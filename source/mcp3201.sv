==> flow/design.v <==
`timescale 1ns/100ps
`default_nettype none
module mcp3201
  (input wire clock,
   input wire reset,
   input wire spi_clk_i,
   output reg spi_ssn_o,
   input wire spi_miso_i,
   output reg [11:0] data_o,
   output reg strb_o);
    logic sclk_posedge;
    logic sclk_prev;
    always_ff @(posedge clock)
      if (reset) sclk_prev <= 1'b0;
      else       sclk_prev <= spi_clk_i;
    assign sclk_posedge = { sclk_prev, spi_clk_i } == 2'b01 ? 1'b1 : 1'b0;
    enum int unsigned {
        ST_RELAX = 0,
        ST_SHIFT,
        ST_STROBE
    } state;
    logic [3:0] bit_cnt;
    logic [11:0] data_sr;
    always_ff @(posedge clock)
      if (reset) begin
          state     <= ST_RELAX;
          bit_cnt   <= '0;
          spi_ssn_o <= 1'b1;
          data_o    <= '0;
          strb_o    <= 1'b0;
      end
      else begin
          strb_o <= 1'b0;
          case (state)
            ST_RELAX:
              if (sclk_posedge) begin
                  bit_cnt   <= '0;
                  spi_ssn_o <= 1'b0;
                  state     <= ST_SHIFT;
              end
            ST_SHIFT:
              if (sclk_posedge) begin
                  data_sr <= { data_sr[10:0], spi_miso_i };
                  bit_cnt <= bit_cnt + 1'b1;
                  if (bit_cnt == 4'd14) begin
                      spi_ssn_o <= 1'b1;
                      state <= ST_STROBE;
                  end
              end
            ST_STROBE: begin
                data_o <= data_sr;
                strb_o <= 1'b1;
                state  <= ST_RELAX;
            end
          endcase
      end
endmodule  
# Tool chain data of mcp3201

The steps from the RTL of mcp3201 to its reports follow in flow order.
Line numbers count from 1 in the design file above.
Operators: Yosys type, input widths -> output width; for muxes data width and select width s.
Cell names lack the library's common part.
Not given: -

Top module: mcp3201
Clock input: clock
Standard-cell library: sky130hd
Timing corner: tt_025C_1v80

# After elaboration

Yosys after proc, flatten, opt, wreduce and memory -nomap, before mapping. Memory bits, and registers merged into a memory's read port (data or address), are not among the register bits. Print and check cells are not counted. Equal cells are merged and count once.

Reduce/logical cells: 7
Bitwise logic cells: 1
Eq/ne operators: 7
Add/subtract/negate cells: 1
Muxes and demuxes: 13

Operators with widths:

| kind                | count |
| $pmux 32 s3         | 1 |
| $mux 32             | 3 |
| $eq 32x1->1 const B | 1 |
| $eq 32x2->1 const B | 1 |
| $logic_not 32->1    | 1 |
| $reduce_and 4->1    | 2 |
| $pmux 4 s2          | 1 |
| $mux 4              | 2 |
| $ne 2x2->1 const B  | 3 |
| $reduce_and 3->1    | 2 |
| $mux 1              | 5 |
| $add 4x1->4 const B | 1 |
| $eq 4x4->1 const B  | 1 |
| $reduce_bool 3->1   | 1 |
| $eq 2x1->1 const B  | 1 |
| $reduce_bool 2->1   | 1 |
| $pmux 1 s2          | 1 |
| $not 1->1           | 1 |

Output and inout port bits: 14
Flip-flop bits (word level): 63
Input bits: 4

# Longest topological paths

Yosys ltp: most cells in a row. Word level: on the elaborated netlist, between registers, memories and ports. Mapped: between sequential cells and ports; inverters and the memories' decode and read muxes count.

Depth after elaboration: 4
ABC_AREA: 0
Mapped depth: 5
Gate-level depth less buffers: 5

# Synthesis result

Yosys stat after the flow's synthesis: flattened, memories mapped to cells. It holds for the ABC_AREA given above (unset counts as 0); a run with the other value may have another netlist.
Totals and module areas in this step are rounded.

Cells by type:

| cell     | count | total area (µm²) |
| dfxtp_1  | 22    | 440.422 |
| edfxtp_1 | 12    | 360.346 |
| mux2i_1  | 12    | 120.115 |
| nor2_1   | 13    | 48.797 |
| buf_6    | 3     | 33.782 |
| a21oi_1  | 5     | 25.024 |
| ha_1     | 2     | 25.024 |
| nand3b_1 | 3     | 22.522 |
| nor2b_1  | 3     | 18.768 |
| o21ai_0  | 3     | 15.014 |
| o21ai_1  | 3     | 15.014 |
| and4bb_1 | 1     | 12.512 |
| and2b_4  | 1     | 10.01 |
| buf_2    | 2     | 10.01 |
| nand3_1  | 2     | 10.01 |
| a211o_1  | 1     | 8.758 |
| a41oi_1  | 1     | 8.758 |
| nand4b_1 | 1     | 8.758 |

Not listed: further types 8, cells in them 8.

Mapped cells: 98
Sequential area: 801 µm²
Flip-flops: 34
Synthesis area: 1240 µm²

# Timing after synthesis

Path of least setup slack by OpenSTA after synthesis, without wires, with an ideal clock, recovery checks aside; 20% of the period is set as input and as output delay. Where synthesis merged equal registers, the netlist keeps one of their names.

Kind: register to register
From: reg sclk_prev
To: reg data_sr[0]
Period: 1.59 ns
Buffers on the path: 0
Time at the first pin: 0.000 ns
Path delay: 1.530 ns
Required time: 1.210 ns
Path slack: 0.060 ns
Arrival: 1.150 ns
Driving pins on the path: 4
Synthesis period reached: 1.53 ns

"path delay" = arrival - input delay + setup time.
"driving pins on the path" counts driving pins, that of a launching flip-flop among them; a cell with two outputs on the path counts twice.
"synthesis period reached" is the clock period less the worst setup slack; recovery checks do not enter. This is arithmetic on one report: input and output delays are still those of the set period (20% each).
The rows between start and end are the longest chain of elaborated cells between them; the timing report does not say that the signal goes this way. Where chains are equally long, one stands for them.
A line is the first line of the expression or statement that the cell stems from. Yosys adds cells for indexed reads and writes and turns some case tables into memories.

Cells stage by stage: dfxtp_1 > and2b_4 > nand2_1 > nor2_1
Length of the longest elaborated chain: 3
Elaborated cells on any way between the ends: 3
Those cells by class: eq/ne (1); mux (1); reduce/logical (1)

RTL lines, path after synthesis:

| item             | RTL line | text |
| from (decl)      | 12       | `logic sclk_prev;` |
| from (assign)    | 14       | `if (reset) sclk_prev <= 1'b0;` |
| from (assign)    | 15       | `else       sclk_prev <= spi_clk_i;` |
| $eq 2x1->1       | 16       | `assign sclk_posedge = { sclk_prev, spi_clk_i } == 2'b01 ? 1'b1 : 1'b0;` |
| $mux 1           | 16       |  |
| $reduce_and 3->1 | -        |  |
| to (assign)      | 43       | `data_sr <= { data_sr[10:0], spi_miso_i };` |
| to (decl)        | 23       | `logic [11:0] data_sr;` |

# Worst path after layout

Path of least setup slack in the final report of run 1 (OpenROAD, finished layout, wires in). Where an end is a register, its clock arrival counts in the times.

Kind: register to register
From: reg sclk_prev
To: reg data_sr[11]
Period: 1.12 ns
Buffers on the path: 1
Required time: 1.17 ns
Driving pins on the path: 5
Time at the first pin: 0.32 ns
Path slack: -0.07 ns
Arrival: 1.23 ns

The rows between start and end are the longest chain of elaborated cells between them; the timing report does not say that the signal goes this way. Where chains are equally long, one stands for them.

Cells stage by stage: dfxtp_2 > and2b_4 > nand2_4 > nor2_4 > buf_12
Length of the longest elaborated chain: 3
Elaborated cells on any way between the ends: 3
Those cells by class: eq/ne (1); mux (1); reduce/logical (1)

RTL lines, path post-layout:

| item             | RTL line | text |
| from (decl)      | 12       | `logic sclk_prev;` |
| from (assign)    | 14       | `if (reset) sclk_prev <= 1'b0;` |
| from (assign)    | 15       | `else       sclk_prev <= spi_clk_i;` |
| $eq 2x1->1       | 16       | `assign sclk_posedge = { sclk_prev, spi_clk_i } == 2'b01 ? 1'b1 : 1'b0;` |
| $mux 1           | 16       |  |
| $reduce_and 3->1 | -        |  |
| to (assign)      | 43       | `data_sr <= { data_sr[10:0], spi_miso_i };` |
| to (decl)        | 23       | `logic [11:0] data_sr;` |

Subject: flow runs of mcp3201

Hi,

Below are 2 stored runs of the flow (Yosys, OpenROAD; platform sky130hd) on mcp3201, each with its settings and what was measured, unordered. Constraints: input delay and output delay 20% of the set period each, output load 0.01 pF.
"achieved clock period" = clock period - worst setup slack. The figure is calculated, with input and output delays left at 20% of the set period.
"time on the worst setup path": the worst setup path's part of the clock period (all of it between registers, 20% less for each end at a port) less its slack. A launch clock that arrives late makes it longer, a capture clock that arrives late makes it shorter.
By "total power after layout" is meant OpenSTA's value without simulated activity: inputs other than the clock are taken to toggle once in ten clock periods, and the tool carries that through the logic.
The measured numbers are rounded.
Settings: n/a = not set for that run.

| name                                         | run 1                | run 2              |
| period_ns                                    | 1.12                 | 2.0                |
| CAP_MARGIN                                   | 20                   | 15                 |
| CORE_MARGIN                                  | 2                    | 8                  |
| CORE_UTILIZATION                             | 40                   | 23                 |
| SLEW_MARGIN                                  | 20                   | 30                 |
| SETUP_SLACK_MARGIN                           | n/a                  | 0.12               |
| HOLD_SLACK_MARGIN                            | n/a                  | 0.19               |
| CORE_ASPECT_RATIO                            | n/a                  | 1.98               |
| ABC_AREA                                     | n/a                  | 1                  |
| CTS_CLUSTER_DIAMETER                         | n/a                  | 115                |
| MIN_ROUTING_LAYER                            | n/a                  | met1               |
| total negative setup slack (ns)              | -0.645               | 0.000              |
| utilization                                  | 0.53                 | 0.309              |
| total power after layout (mW)                | 2.58                 | 1.37               |
| smallest setup slack (ns)                    | -0.066               | 0.404              |
| standard-cell area of the final layout (µm²) | 1590                 | 1520               |
| worst hold slack in the final report (ns)    | 0.334                | 0.453              |
| Yosys chip area after synthesis (µm²)        | 1240                 | 1160               |
| die outline area (µm²)                       | 3560                 | 7700               |
| achieved clock period (ns)                   | 1.186                | 1.596              |
| time on the worst setup path (ns)            | 1.19                 | 1.20               |
| class of the worst setup path                | register to register | register to output |

Regards
